==> flow/design.v <==
module button
(
	input clk,
	input key,
	output was_pressed
);
reg but_r;
reg but_rr;
always @(posedge clk)
begin
	but_r <= key;
	but_rr <= but_r;
end
	assign was_pressed = but_rr & ~but_r;
endmodule  
module sum  
(
	input clk,
	input reset_key,
	input write_key,
	input move_key,
	input [7:0] num1,
	input [7:0] num2,
	output [7:0] RED_LEDS1,
	output [7:0] RED_LEDS2,
	output [7:0] GREN_LEDS
);
wire reset_was_pressed, write, move;
reg [7:0] RLEDS_value;
reg [7:0] GLEDS_value;
button reset_button
(
	.clk		(clk),
	.key		(reset_key),
	.was_pressed(reset_was_pressed)
);
button write_buton
(
	.clk		(clk),
	.key		(write_key),
	.was_pressed(write)
);
button move_buton
(
	.clk		(clk),
	.key		(move_key),
	.was_pressed(move)
);
always @(posedge clk)
begin
	if (!reset_key)
	begin
		RLEDS_value <= 0;
		GLEDS_value <= 0;
	end
	else if (write)
		RLEDS_value <= num1;
	else if (move)
		GLEDS_value <= RLEDS_value;
end
assign RED_LEDS1[7:0] = RLEDS_value[7:0];
assign GREN_LEDS[7:0] = GLEDS_value[7:0];
endmodule  
== Reports on sum ==
What the tools print for sum, step after step.
Lines are those of the file above, counted from 1.
Library cell names are shortened.
A cell with -- has no value.
Inputs
  top: sum
  clock input: clk
  cell library: sky130hd
  corner: tt_025C_1v80

== Word level ==
Yosys after proc, flatten, opt, wreduce and memory -nomap, before mapping. Enables and synchronous resets that opt folds into registers are not counted as muxes. Memory bits, and registers merged into a memory's read port (data or address), are not among the register bits. Print and check cells are not counted. Equal cells are merged and count once.
Storage and ports
  register bits after elaboration: 20
  input port bits: 20
  output and inout bits: 24
  word-level cells: 12
Cells by class
  reductions and logical operators: 1
  bitwise gates (word level): 5
Operator list (number)
  1-bit inverter: 3
  1-bit bitwise AND: 2
  2-bit AND reduction: 1

== Longest topological paths ==
Yosys ltp: most cells in a row. Word level: on the elaborated netlist, between registers, memories and ports. Mapped: between sequential cells and ports; inverters and the memories' decode and read muxes count.
Logic depth
  word-level depth: 4
  ABC_AREA: 0
  mapped depth: 5
  depth with buffers taken out: 3

== Mapped cells and area ==
Source: synth_stat.txt of the flow (Yosys; design flattened, memories mapped). It holds for the ABC_AREA given above (unset counts as 0); a run with the other value may have another netlist.
Cell types
  dfxtp_1: number 20, area in all 400.384 um2
  nand2_1: number 32, area in all 120.115 um2
  mux2i_1: number 8, area in all 80.077 um2
  a21boi_0: number 8, area in all 60.058 um2
  buf_4: number 8, area in all 60.058 um2
  buf_6: number 2, area in all 22.522 um2
  nor2b_4: number 1, area in all 13.763 um2
  nor3b_2: number 1, area in all 12.512 um2
  or2b_2: number 1, area in all 8.758 um2
  clkbuf_1: number 2, area in all 7.507 um2
  buf_2: number 1, area in all 5.005 um2
  conb_1: number 1, area in all 3.754 um2
Synthesis totals
  flip-flops: 20
  chip area (Yosys): 794.5 um2
  sequential part of the area: 400.4 um2
  standard cells after synthesis: 85
By module: a second synthesis without flattening, with its own total; a netlist apart from the flattened one above.
Unflattened totals
  cell total of the unflattened synthesis: 76
  area (unflattened synthesis): 808.3 um2
Rows give one instance, submodules left out.
Modules
  sum: instances 1, cells 70, area 700.7 um2
  button: instances 2, cells 3, area 53.8 um2

== Worst setup path after synthesis ==
OpenSTA on the mapped netlist: ideal clock, no wires. The path of least setup slack (recovery checks aside). Input and output delay are each 20% of the period. Register names are those of the netlist, which keeps one name where synthesis merged equal registers.
Timing post-synthesis
  path kind: flip-flop to flip-flop
  start point: reg write_buton.but_r
  end point: reg GLEDS_value[0]
  slack: 0.190 ns
  stages on the path: 6
  arrival: 1.009 ns
  buffers on the path: 2
  clock period: 1.27 ns
  delay of the path: 1.081 ns
  synthesis period reached: 1.08 ns
"delay of the path" is the arrival time less input delay plus setup time.
"stages on the path": output pins that drive a net of the path, with the launching flip-flop's if there is one; two outputs of one cell count as two.
"synthesis period reached" is the clock period less the worst setup slack; recovery checks do not enter. This is arithmetic on one report: input and output delays are still those of the set period (20% each).
Between the ends stands the longest chain of elaborated cells between them, by number of cells; it is not shown to be the way that was timed. Of several equally long chains one is given.
A line is the first line of the expression or statement that the cell stems from. Yosys adds cells for indexed reads and writes and turns some case tables into memories.
On the way, post-synthesis
  cells stage by stage: dfxtp_1 nor2b_4 buf_6 nor3b_2 buf_6 mux2i_1
  length of the longest elaborated chain: 4
RTL lines, path post-synthesis
  start: declaration: RTL line 7  | reg but_r;
  start: assignment: RTL line 11  | but_r <= key;
  1-bit inverter: RTL line 14  | assign was_pressed = but_rr & ~but_r;
  1-bit bitwise AND: RTL line 14
  1-bit inverter
  2-bit AND reduction
  end: assignment: RTL line 54  | GLEDS_value <= 0;
  end: assignment: RTL line 59  | GLEDS_value <= RLEDS_value;
  end: declaration: RTL line 30  | reg [7:0] GLEDS_value;

== Worst path after layout ==
Path of least setup slack in the final report of stored run 1 (OpenROAD, finished layout, wires in). Where an end is a register, its clock arrival counts in the times.
Timing after layout
  path kind: flip-flop to output port
  start point: reg RLEDS_value[3]
  end point: out RED_LEDS1[3]
  clock period: 1.27 ns
  arrival: 0.94 ns
  slack: 0.08 ns
  stages on the path: 2
  output delay: 0.25 ns
  buffers on the path: 1
On the way, after layout
  cells stage by stage: dfxtp_1 dlygate4sd2_1
  length of the longest elaborated chain: 0
RTL lines, path after layout
  start: declaration: RTL line 29  | reg [7:0] RLEDS_value;
  start: assignment: RTL line 53  | RLEDS_value <= 0;
  start: assignment: RTL line 57  | RLEDS_value <= num1;
  end: declaration: RTL line 24  | output [7:0] RED_LEDS1,

Top module sum; platform sky130hd; tools Yosys and OpenROAD; 2 stored runs in no particular order. Input and output delays are each 20% of the period that was set; the output load is 0.01 pF.
"achieved clock period (ns)" is the run's clock period less its worst setup slack. It is reckoned from that one timing run; input and output delays stay at 20% of the period that was set.
"worst setup path time (ns)" is the time allowed to the run's worst setup path (the clock period less input and output delay, where it has them) less its slack. Clock arrival times count: a late capture clock shortens it, a late launch clock lengthens it.
By "finish__power__total" is meant OpenSTA's value without simulated activity: inputs other than the clock are taken to toggle once in ten clock periods, and the tool carries that through the logic.

Flow files of stored run 1
==> flow/run.sh <==
#!/bin/bash
# the make line also repeats the synthesis and layout settings of config.mk as NAME=value (left out here)
make -C /OpenROAD-flow-scripts/flow DESIGN_CONFIG=/design/flow/config.mk WORK_HOME=/design/flow/orfs CLKGATE_MAP_FILE= finish
==> flow/config.mk <==
export PLATFORM = sky130hd
export DESIGN_NAME = sum
export DESIGN_NICKNAME = sum
export VERILOG_FILES = /design/flow/design.v
export SDC_FILE = /design/flow/constraint.sdc
export NUM_CORES = 4
export LEC_CHECK = 0
export CAP_MARGIN = 20
export CORE_MARGIN = 2
export CORE_UTILIZATION = 40
export SETUP_SLACK_MARGIN = -0.01
export SLEW_MARGIN = 20
==> flow/constraint.sdc <==
create_clock -name core_clock -period 1.27 [get_ports {clk}]
set_input_delay 0.2540 -clock core_clock [delete_from_list [all_inputs] [get_ports {clk}]]
set_output_delay 0.2540 -clock core_clock [all_outputs]
set_load 0.01 [all_outputs]

report of stored run 1
yosys chip area after synthesis (um^2): 794.5
finish__design__die__area: 2358.6
finish__design__instance__area__stdcell: 1088.5
finish__design__instance__utilization: 0.5664
finish__timing__setup__ws: 0.079
finish__timing__setup__tns: 0.000
finish__timing__hold__ws: 0.370
finish__power__total: 1.162e-03
achieved clock period (ns): 1.191
worst setup path time (ns): 0.94
worst setup path kind: flip-flop to output port

Flow files of stored run 2
==> flow/run.sh <==
#!/bin/bash
# the make line also repeats the synthesis and layout settings of config.mk as NAME=value (left out here)
make -C /OpenROAD-flow-scripts/flow DESIGN_CONFIG=/design/flow/config.mk WORK_HOME=/design/flow/orfs CLKGATE_MAP_FILE= finish
==> flow/config.mk <==
export PLATFORM = sky130hd
export DESIGN_NAME = sum
export DESIGN_NICKNAME = sum
export VERILOG_FILES = /design/flow/design.v
export SDC_FILE = /design/flow/constraint.sdc
export NUM_CORES = 4
export LEC_CHECK = 0
export CAP_MARGIN = 20
export CORE_MARGIN = 2
export CORE_UTILIZATION = 60
export GPL_TIMING_DRIVEN = 1
export MAX_ROUTING_LAYER = met4
export SETUP_SLACK_MARGIN = 0.17
export SLEW_MARGIN = 20
==> flow/constraint.sdc <==
create_clock -name core_clock -period 1.37 [get_ports {clk}]
set_input_delay 0.2740 -clock core_clock [delete_from_list [all_inputs] [get_ports {clk}]]
set_output_delay 0.2740 -clock core_clock [all_outputs]
set_load 0.01 [all_outputs]

report of stored run 2
yosys chip area after synthesis (um^2): 794.5
finish__design__die__area: 1631.3
finish__design__instance__area__stdcell: 1038.5
finish__design__instance__utilization: 0.8185
finish__timing__setup__ws: 0.150
finish__timing__setup__tns: 0.000
finish__timing__hold__ws: 0.372
finish__power__total: 1.098e-03
achieved clock period (ns): 1.220
worst setup path time (ns): 0.95
worst setup path kind: flip-flop to output port
